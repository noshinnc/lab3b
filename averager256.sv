==> flow/design.v <==
module averager256
 #(parameter int  
     N    = 8,    
     X    = 4,    
     bits = 11)   
  (input  logic          clk,
                         EN,       
                         reset_n,
   input  logic [bits:0] Din,      
   output logic [bits:0] Q);       
  logic [2*bits:0] REG_ARRAY [2**N:1];                                             
  logic [N+bits:0] total;
  logic [N+bits:0] sum;
  always_ff @(posedge clk, negedge reset_n) begin  
    if(!reset_n) begin
      for(int i = 1; i < 2**N+1; i++)  
        REG_ARRAY[i] <= 0;
      total <= 0;
    end
    else if(EN) begin
      REG_ARRAY[1] <= Din;
      for(int j = 1; j < 2**N; j++)  
        REG_ARRAY[j+1] <= REG_ARRAY[j];
		  total <= sum - REG_ARRAY[2**N];
    end
  end
  assign sum = total + REG_ARRAY[1];
  assign Q = sum[N+bits:N];
  endmodule
From RTL to reports: averager256. Tool output for the design above, in the order of the flow. Lines are those of the file above, counted from 1. Library cell names are shortened. The mark - stands for no value.

Design top: averager256. Clock port: clk. Cell library: sky130hd. Library corner: tt_025C_1v80.

Word level. Yosys after proc, flatten, opt, wreduce and memory -nomap, before mapping. Enables and synchronous resets that opt folds into registers are not counted as muxes. Print and check cells are not counted. Equal cells are merged and count once.

Bits of input ports: 15. Under register bits after elaboration stands 3092.

The figure for add/sub/neg operators is 2.

Operators with widths (count): adder 20 x 12 -> 20 bit (1); subtractor 20 x 12 -> 20 bit (1).

Logic depth. Yosys ltp: most cells in a row. Word level: on the elaborated netlist, between registers, memories and ports. Mapped: between sequential cells and ports; inverters and the memories' decode and read muxes count.

For word-level depth the number is 2. For ABC_AREA the number is 1. Under mapped depth stands 22. For gate-level depth less buffers the number is 22.

Mapped cells and area. Source: synth_stat.txt of the flow (Yosys; design flattened, memories mapped). It holds for the ABC_AREA given above (unset counts as 0); a run with the other value may have another netlist.

Under buffer cells stands 687. Under cell area after synthesis stands 116740.7 um2. Under mapped cells stands 13386. The entry for flip-flop cells reads 3092.

Cells by type: dfrtp_1 (count 3092, area in all 7.74E+04 um2); nand2_1 (count 9333, area in all 3.5E+04 um2); clkbuf_1 (count 559, area in all 2.1E+03 um2); buf_2 (count 103, area in all 515.494 um2); ha_1 (count 24, area in all 300.288 um2); inv_1 (count 76, area in all 285.274 um2); nand3_1 (count 34, area in all 170.163 um2); o21ai_0 (count 26, area in all 130.125 um2); nor2_1 (count 26, area in all 97.594 um2); xor2_1 (count 11, area in all 96.342 um2); buf_1 (count 23, area in all 86.333 um2); a21oi_1 (count 16, area in all 80.077 um2); nand2_2 (count 12, area in all 75.072 um2); xnor2_1 (count 6, area in all 52.55 um2); fa_1 (count 2, area in all 40.038 um2); nand4_1 (count 6, area in all 37.536 um2); nor2_2 (count 6, area in all 37.536 um2); nand3b_1 (count 4, area in all 30.029 um2).

Not listed: further types 18, cells in them 27.

Path before layout. Source: OpenSTA report_checks on the synthesized netlist (no wires, ideal clock, input and output delay 20% of the period each), path of least setup slack; recovery checks are left aside. Register names are those of the netlist, which keeps one name where synthesis merged equal registers.

Kind: reg-to-reg. Start point: register total[0]. End point: register total[19]. For arrival time the number is 2.851 ns. The figure for path buffers is 0. The figure for driving pins on the path is 20. The figure for clock period is 4.18 ns. For delay of the path the number is 2.968 ns. The entry for library setup time reads 0.117 ns. Launch time at the first pin: 0.000 ns. For path slack the number is 1.211 ns. The figure for data required time is 4.063 ns. The figure for period reached after synthesis is 2.969 ns.

"delay of the path" is the arrival time less input delay plus setup time. "driving pins on the path" counts driving pins, that of a launching flip-flop among them; a cell with two outputs on the path counts twice. "period reached after synthesis" = period - worst setup slack (recovery checks aside). The figure is calculated, with input and output delays left at 20% of the set period. Between the ends stands the longest chain of elaborated cells between them, by number of cells; it is not shown to be the way that was timed. Of several equally long chains one is given. A line is the first line of the expression or statement that the cell stems from. Yosys adds cells for indexed reads and writes and turns some case tables into memories.

Cells stage by stage: dfrtp_1 > ha_1 > fa_1 > nand3_1 > nor2_2 > inv_1 > nand2_2 > a21oi_1 > xnor2_1 > ha_1 > inv_1 > o21ai_0 > a21oi_1 > nand3_1 > nand2_1 > inv_1 > nor3_4 > nand3_1 > nand3_1 > nand2_1. The entry for length of the longest elaborated chain reads 2. The figure for elaborated cells on any way between the ends is 2. For source lines of those cells the number is 2.

Ends and longest elaborated chain, after synthesis: start: declaration (line 12) `logic [N+bits:0] total;`; start: assignment (line 18) `total <= 0;`; start: assignment (line 24) `total <= sum - REG_ARRAY[2**N];`; adder 20 x 12 -> 20 bit (line 27) `assign sum = total + REG_ARRAY[1];`; subtractor 20 x 12 -> 20 bit (line 24); end: assignment (line 18); end: assignment (line 24); end: declaration (line 12).

Timing after layout. Path of least setup slack in the final report of entry A (OpenROAD, finished layout, wires in). Where an end is a register, its clock arrival counts in the times.

Kind: reg-to-output. Start point: register REG_ARRAY[1][2]. End point: output port Q[9]. Launch time at the first pin: 0.93 ns. The figure for data required time is 4.44 ns. For arrival time the number is 4.00 ns. The figure for path buffers is 1. The figure for clock period is 5.55 ns. For path slack the number is 0.44 ns. The figure for driving pins on the path is 12.

Between the ends stands the longest chain of elaborated cells between them, by number of cells; it is not shown to be the way that was timed. Of several equally long chains one is given.

Cells stage by stage: dfrtp_1 > ha_1 > nand2_1 > nand2_1 > nand2_1 > nand3_2 > nand2_1 > nand2_2 > nand3_1 > nand2_1 > inv_1 > clkdlybuf4s50_1. The entry for length of the longest elaborated chain reads 1. The figure for elaborated cells on any way between the ends is 1. For source lines of those cells the number is 1.

Ends and longest elaborated chain, after layout: start: assignment (line 17) `REG_ARRAY[i] <= 0;`; start: assignment (line 21) `REG_ARRAY[1] <= Din;`; adder 20 x 12 -> 20 bit (line 27) `assign sum = total + REG_ARRAY[1];`; end: declaration (line 10) `output logic [bits:0] Q);`.

## Implementation results

Top module averager256; platform sky130hd; tools Yosys and OpenROAD; 2 stored runs in no particular order. Input and output delays are each 20% of the period that was set; the output load is 0.01 pF. "reached clock period" = clock period - worst setup slack. The figure is calculated, with input and output delays left at 20% of the set period. "power consumption": no workload was simulated; the value follows from the tool's default switching activity.

Files of entry A:
==> flow/run.sh <==
#!/bin/bash
# the make line also repeats the synthesis and layout settings of config.mk as NAME=value (left out here)
make -C /OpenROAD-flow-scripts/flow DESIGN_CONFIG=/design/flow/config.mk WORK_HOME=/design/flow/orfs CLKGATE_MAP_FILE= finish
==> flow/config.mk <==
export PLATFORM = sky130hd
export DESIGN_NAME = averager256
export DESIGN_NICKNAME = averager256
export VERILOG_FILES = /design/flow/design.v
export SDC_FILE = /design/flow/constraint.sdc
export NUM_CORES = 4
export LEC_CHECK = 0
export ABC_AREA = 1
export CAP_MARGIN = 20
export CELL_PAD_IN_SITES_DETAIL_PLACEMENT = 1
export CORE_ASPECT_RATIO = 0.93
export CORE_MARGIN = 3
export CORE_UTILIZATION = 59
export GPL_TIMING_DRIVEN = 0
export MIN_ROUTING_LAYER = met1
export PLACE_DENSITY = 0.36
export SETUP_SLACK_MARGIN = -0.24
export SLEW_MARGIN = 25
export TNS_END_PERCENT = 70
==> flow/constraint.sdc <==
create_clock -name core_clock -period 5.55 [get_ports {clk}]
set_input_delay 1.1100 -clock core_clock [delete_from_list [all_inputs] [get_ports {clk}]]
set_output_delay 1.1100 -clock core_clock [all_outputs]
set_load 0.01 [all_outputs]

Results of entry A. The smallest setup slack stands at 0.443 ns. For the total die area the run shows 203,242.0 um2. The reached clock period reads 5.107 ns. The power consumption is 49,615 uW. The standard-cell area of the final layout stands at 131,352.0 um2. For the synthesized cell area the run shows 116,740.7 um2. The measured setup total negative slack is 0.000 ns.

Files of entry B:
==> flow/run.sh <==
#!/bin/bash
# the make line also repeats the synthesis and layout settings of config.mk as NAME=value (left out here)
make -C /OpenROAD-flow-scripts/flow DESIGN_CONFIG=/design/flow/config.mk WORK_HOME=/design/flow/orfs CLKGATE_MAP_FILE= finish
==> flow/config.mk <==
export PLATFORM = sky130hd
export DESIGN_NAME = averager256
export DESIGN_NICKNAME = averager256
export VERILOG_FILES = /design/flow/design.v
export SDC_FILE = /design/flow/constraint.sdc
export NUM_CORES = 4
export LEC_CHECK = 0
export ABC_AREA = 0
export CAP_MARGIN = 20
export CORE_ASPECT_RATIO = 0.66
export CORE_MARGIN = 2
export CORE_UTILIZATION = 29
export CTS_CLUSTER_DIAMETER = 369
export GPL_ROUTABILITY_DRIVEN = 1
export GPL_TIMING_DRIVEN = 1
export SLEW_MARGIN = 20
==> flow/constraint.sdc <==
create_clock -name core_clock -period 3.74 [get_ports {clk}]
set_input_delay 0.7480 -clock core_clock [delete_from_list [all_inputs] [get_ports {clk}]]
set_output_delay 0.7480 -clock core_clock [all_outputs]
set_load 0.01 [all_outputs]

Results of entry B. The smallest setup slack stands at -0.127 ns. For the total die area the run shows 402,083.0 um2. The reached clock period reads 3.867 ns. The power consumption is 74,413 uW. The standard-cell area of the final layout stands at 133,392.0 um2. For the synthesized cell area the run shows 115,106.6 um2. The measured setup total negative slack is -0.369 ns.
