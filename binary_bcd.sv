==> flow/design.v <==
module binary_bcd
 (input  logic        clk,reset_n,
  input  logic [12:0] binary,
  output logic [15:0] bcd);
  typedef enum {S0,S1,S2,S3,S4,S5,S6} statetype;  
  statetype current_state = S0,next_state;
  int counter = 0;
  logic [28:0] bcd_signal  = 0;
  parameter logic [28:0]  
  add3_0digit = 29'b0_0000_0000_0000_0110_0000_0000_0000,
  add3_1digit = 29'b0_0000_0000_0110_0000_0000_0000_0000,
  add3_2digit = 29'b0_0000_0110_0000_0000_0000_0000_0000,
  add3_3digit = 29'b0_0110_0000_0000_0000_0000_0000_0000;
  always_ff@(posedge clk, negedge reset_n) begin
    if (!reset_n) begin  
      bcd           <= 0;
      bcd_signal    <= 0;
      counter       <= 0;
      current_state <= S0;
    end
    else begin
      case(current_state)
        S0: begin bcd_signal[12:0] <= binary; 
                  next_state = S1; end
        S1: begin if(bcd_signal[28:25] > 4) 
                    bcd_signal <= bcd_signal + add3_3digit; 
                  next_state = S2; 
            end
        S2: begin if(bcd_signal[24:21] > 4) 
                    bcd_signal <= bcd_signal + add3_2digit; 
                  next_state = S3; 
            end
        S3: begin if(bcd_signal[20:17] > 4) 
                    bcd_signal <= bcd_signal + add3_1digit; 
                  next_state = S4; 
            end
        S4: begin if(bcd_signal[16:13] > 4) 
                    bcd_signal <= bcd_signal + add3_0digit; 
                  next_state = S5; 
            end
        S5: begin bcd_signal <= bcd_signal<<1; 
                  next_state = S6; end
        S6: begin if(counter == 12) begin
                    bcd        <= bcd_signal[28:13];
                    bcd_signal <= 0; 
                    counter    <= 0;
                    next_state = S0;
                  end
                  else begin
                    counter    <= counter+1;
                    next_state = S1;
                  end 
            end
        default: begin 
          next_state = S0;
          counter    <= 0;
          bcd_signal <= 0;
        end 
      endcase
      current_state <= next_state;
    end
  end
endmodule
======== Reports on binary_bcd ========
What the tools print for binary_bcd, step after step.
Lines are those of the file above, counted from 1.
A cell with n/a has no value.
inputs
  design top .............................. binary_bcd
  clock input ............................. clk
  standard-cell library ................... sky130hd
  corner .................................. tt_025C_1v80

======== Elaborated design ========
Source: Yosys, flattened and elaborated, memories not mapped. Widths are those after wreduce. Registers that Yosys merges into a memory's read port (data or address) are not register bits. Print and check cells do not count. Equal cells are merged and count once.
storage and ports
  cells after elaboration ................. 48
  flip-flop bits (word level) ............. 80
  input bits .............................. 15
  output and inout bits ................... 16
operators by class
  reductions and logical operators ........ 5
  add/subtract/negate cells ............... 5
  equal/unequal tests ..................... 12
  multiplexer cells ....................... 16
  bitwise operators ....................... 1
  magnitude comparators ................... 4
operators with widths
  operator                                                count
  parallel mux 16 bit (select 7 bit)                      1
  parallel mux 13 bit (select 7 bit)                      1
  2-to-1 mux 16 bit                                       5
  2-to-1 mux 13 bit                                       5
  parallel mux 32 bit (select 2 bit)                      1
  adder 32 x 2 -> 32 bit with constant B                  1
  == test 32 x 5 -> 1 bit with constant B                 1
  logical NOT 32 bit                                      1
  2-to-1 mux 32 bit                                       1
  adder 29 x 15 -> 29 bit with constant B                 1
  adder 29 x 19 -> 29 bit with constant B                 1
  adder 29 x 23 -> 29 bit with constant B                 1
  adder 29 x 27 -> 29 bit with constant B                 1
  parallel mux 3 bit (select 7 bit)                       1
  greater-than comparator 4 x 3 -> 1 bit with constant B  4
  inequality test 2 bit with constant B                   5
  == test 3 bit with constant B                           3
  == test 3 x 2 -> 1 bit with constant B                  2
  AND reduction 6 bit                                     1
  OR reduction 6 bit                                      1
  AND reduction 5 bit                                     1
  == test 3 x 1 -> 1 bit with constant B                  1
  AND reduction 2 bit                                     1
  inverter 1 bit                                          1
  2-to-1 mux 1 bit                                        1

======== Logic depth ========
Depth = most cells in a row (Yosys ltp): at word level without a register or memory, in the mapped netlist without a sequential cell, where the memories' decode and read muxes count.
logic depth
  depth in word-level cells ............... 3
  ABC_AREA ................................ 0
  depth in mapped cells ................... 9
  mapped depth without buffers ............ 8

======== Netlist ========
Yosys stat after the flow's synthesis: flattened, memories mapped to cells. It holds for the ABC_AREA given above (unset counts as 0); a run with the other value may have another netlist.
cell types
  cell type                  count  total area (um^2)
  sky130_fd_sc_hd__dfrtp_1   80     2001.92
  sky130_fd_sc_hd__nor2_1    51     191.434
  sky130_fd_sc_hd__o21ai_0   38     190.182
  sky130_fd_sc_hd__mux2_2    16     180.173
  sky130_fd_sc_hd__ha_1      13     162.656
  sky130_fd_sc_hd__xor2_1    17     148.893
  sky130_fd_sc_hd__nand2_1   38     142.637
  sky130_fd_sc_hd__inv_1     33     123.869
  sky130_fd_sc_hd__a222oi_1  12     120.115
  sky130_fd_sc_hd__a21oi_1   22     110.106
  sky130_fd_sc_hd__nand3_1   20     100.096
  sky130_fd_sc_hd__xnor2_1   9      78.826
  sky130_fd_sc_hd__nor4_2    6      75.072
  sky130_fd_sc_hd__clkbuf_1  19     71.318
  sky130_fd_sc_hd__nand4_1   9      56.304
  sky130_fd_sc_hd__buf_2     10     50.048
  sky130_fd_sc_hd__nor2b_1   8      50.048
  sky130_fd_sc_hd__nor3_1    10     50.048
Not listed: further types 47, cells in them 113.
synthesis totals
  sequential area ......................... 2001.9 um^2
  buffers ................................. 32
  flip-flop cells ......................... 80
  synthesis area .......................... 4835.9 um^2
  cells in the netlist .................... 524

======== Worst setup path after synthesis ========
Source: OpenSTA report_checks on the synthesized netlist (no wires, ideal clock, input and output delay 20% of the period each), path of least setup slack; recovery checks are left aside. Register names are those of the netlist, which keeps one name where synthesis merged equal registers.
timing path post-synthesis
  path type ............................... register to register
  start ................................... register bcd_signal[17]
  end ..................................... register bcd_signal[23]
  driving pins on the path ................ 10
  buffers on the path ..................... 1
  arrival ................................. 2.004 ns
  launch time at the first pin ............ 0.000 ns
  path slack .............................. 0.758 ns
  delay of the path ....................... 2.082 ns
  data required time ...................... 2.762 ns
  period .................................. 2.84 ns
  setup time .............................. 0.078 ns
  period reached after synthesis .......... 2.082 ns
"delay of the path" = arrival - input delay + setup time.
"driving pins on the path" counts driving pins, that of a launching flip-flop among them; a cell with two outputs on the path counts twice.
"period reached after synthesis" is the clock period less the worst setup slack; recovery checks do not enter. This is arithmetic on one report: input and output delays are still those of the set period (20% each).
The rows between start and end are the longest chain of elaborated cells between them; the timing report does not say that the signal goes this way. Where chains are equally long, one stands for them.
A line is the first line of the expression or statement that the cell stems from. Yosys adds cells for indexed reads and writes and turns some case tables into memories.
A register here has more assigning lines than the two given.
on the way, post-synthesis
  cells stage by stage .................... sky130_fd_sc_hd__dfrtp_1 sky130_fd_sc_hd__clkbuf_1 sky130_fd_sc_hd__inv_1 sky130_fd_sc_hd__ha_1 sky130_fd_sc_hd__nor2b_1 sky130_fd_sc_hd__nor3_1 sky130_fd_sc_hd__or4_4 sky130_fd_sc_hd__a31o_2 sky130_fd_sc_hd__nand2_1 sky130_fd_sc_hd__o2bb2ai_1
  length of the longest elaborated chain .. 3
  elaborated cells on any way between the ends .. 12
  RTL lines with such cells ............... 9
  classes of those cells .................. add/sub: 4; compare: 1; eq/ne: 1; mux: 5; reduce/logical: 1
RTL lines, path post-synthesis
  what                                RTL line  RTL
  from (decl)                         8         logic [28:0] bcd_signal  = 0;
  from (assign)                       26        bcd_signal <= bcd_signal + add3_3digit;
  from (assign)                       30        bcd_signal <= bcd_signal + add3_2digit;
  adder 29 x 15 -> 29 bit             38        bcd_signal <= bcd_signal + add3_0digit;
  2-to-1 mux 16 bit                   37        S4: begin if(bcd_signal[16:13] > 4)
  parallel mux 16 bit (select 7 bit)  22        case(current_state)
  to (assign)                         26
  to (assign)                         30
  to (decl)                           8

======== Path in the finished layout ========
From the final timing report of record 2: the path of least setup slack in the routed layout; clock arrival at registers is part of the times.
timing path after layout
  path type ............................... register to register
  start ................................... register current_state[2]
  end ..................................... register bcd_signal[19]
  setup time .............................. 0.15 ns
  path slack .............................. 0.36 ns
  launch time at the first pin ............ 0.36 ns
  buffers on the path ..................... 0
  driving pins on the path ................ 7
  arrival ................................. 2.91 ns
  period .................................. 3.06 ns
  data required time ...................... 3.27 ns
The rows between start and end are the longest chain of elaborated cells between them; the timing report does not say that the signal goes this way. Where chains are equally long, one stands for them.
A register here has more assigning lines than the two given.
on the way, after layout
  cells stage by stage .................... sky130_fd_sc_hd__dfrtp_1 sky130_fd_sc_hd__nand3b_1 sky130_fd_sc_hd__nor3_1 sky130_fd_sc_hd__nor3_2 sky130_fd_sc_hd__o211ai_1 sky130_fd_sc_hd__o21ai_0 sky130_fd_sc_hd__o21ai_0
  length of the longest elaborated chain .. 3
  elaborated cells on any way between the ends .. 15
  RTL lines with such cells ............... 1
  classes of those cells .................. eq/ne: 11; mux: 1; logic: 1; reduce/logical: 2
RTL lines, path after layout
  what                 RTL line  RTL
  from (decl)          6         statetype current_state = S0,next_state;
  from (assign)        19        current_state <= S0;
  from (assign)        60        current_state <= next_state;
  logical NOT 32 bit   22        case(current_state)
  inverter 1 bit       n/a
  AND reduction 6 bit  n/a
  to (assign)          26        bcd_signal <= bcd_signal + add3_3digit;
  to (assign)          30        bcd_signal <= bcd_signal + add3_2digit;
  to (decl)            8         logic [28:0] bcd_signal  = 0;

==> results <==
binary_bcd through Yosys and OpenROAD on sky130hd: 2 stored runs, unordered, with their settings and measured results. The constraints put input and output delay at 20% of the set period each and load the outputs with 0.01 pF.
"achieved clock period (ns)" is the run's clock period less its worst setup slack. It is reckoned from that one timing run; input and output delays stay at 20% of the period that was set.
"finish__power__total" rests on the timing tool's default activity at the inputs, not on a simulated workload.

Flow files of record 1
==> flow/run.sh <==
#!/bin/bash
# the make line also repeats the synthesis and layout settings of config.mk as NAME=value (left out here)
make -C /OpenROAD-flow-scripts/flow DESIGN_CONFIG=/design/flow/config.mk WORK_HOME=/design/flow/orfs CLKGATE_MAP_FILE= finish
==> flow/config.mk <==
export PLATFORM = sky130hd
export DESIGN_NAME = binary_bcd
export DESIGN_NICKNAME = binary_bcd
export VERILOG_FILES = /design/flow/design.v
export SDC_FILE = /design/flow/constraint.sdc
export NUM_CORES = 4
export LEC_CHECK = 0
export ABC_AREA = 1
export CAP_MARGIN = 20
export CELL_PAD_IN_SITES_GLOBAL_PLACEMENT = 2
export CORE_ASPECT_RATIO = 1.8
export CORE_MARGIN = 2
export CORE_UTILIZATION = 48
export CTS_CLUSTER_DIAMETER = 229
export CTS_CLUSTER_SIZE = 100
export GPL_TIMING_DRIVEN = 1
export MAX_ROUTING_LAYER = met5
export PLACE_DENSITY_LB_ADDON = 0.25
export SLEW_MARGIN = 20
export TNS_END_PERCENT = 60
==> flow/constraint.sdc <==
create_clock -name core_clock -period 3.18 [get_ports {clk}]
set_input_delay 0.6360 -clock core_clock [delete_from_list [all_inputs] [get_ports {clk}]]
set_output_delay 0.6360 -clock core_clock [all_outputs]
set_load 0.01 [all_outputs]

report of record 1: did not finish, place, FLW-0024

Flow files of record 2
==> flow/run.sh <==
#!/bin/bash
# the make line also repeats the synthesis and layout settings of config.mk as NAME=value (left out here)
make -C /OpenROAD-flow-scripts/flow DESIGN_CONFIG=/design/flow/config.mk WORK_HOME=/design/flow/orfs CLKGATE_MAP_FILE= finish
==> flow/config.mk <==
export PLATFORM = sky130hd
export DESIGN_NAME = binary_bcd
export DESIGN_NICKNAME = binary_bcd
export VERILOG_FILES = /design/flow/design.v
export SDC_FILE = /design/flow/constraint.sdc
export NUM_CORES = 4
export LEC_CHECK = 0
export CAP_MARGIN = 20
export CELL_PAD_IN_SITES_DETAIL_PLACEMENT = 1
export CORE_MARGIN = 2
export CORE_UTILIZATION = 56
export CTS_CLUSTER_SIZE = 78
export GPL_ROUTABILITY_DRIVEN = 0
export MAX_ROUTING_LAYER = met5
export PLACE_DENSITY_LB_ADDON = 0.11
export SLEW_MARGIN = 20
export TNS_END_PERCENT = 100
==> flow/constraint.sdc <==
create_clock -name core_clock -period 3.06 [get_ports {clk}]
set_input_delay 0.6120 -clock core_clock [delete_from_list [all_inputs] [get_ports {clk}]]
set_output_delay 0.6120 -clock core_clock [all_outputs]
set_load 0.01 [all_outputs]

report of record 2
yosys chip area after synthesis (um^2): 4835.9
finish__design__die__area: 9394.5
finish__design__instance__area__stdcell: 5430.2
finish__design__instance__utilization: 0.6543
finish__timing__setup__ws: 0.363
finish__timing__hold__ws: 0.260
finish__power__total: 2.661e-03
achieved clock period (ns): 2.697
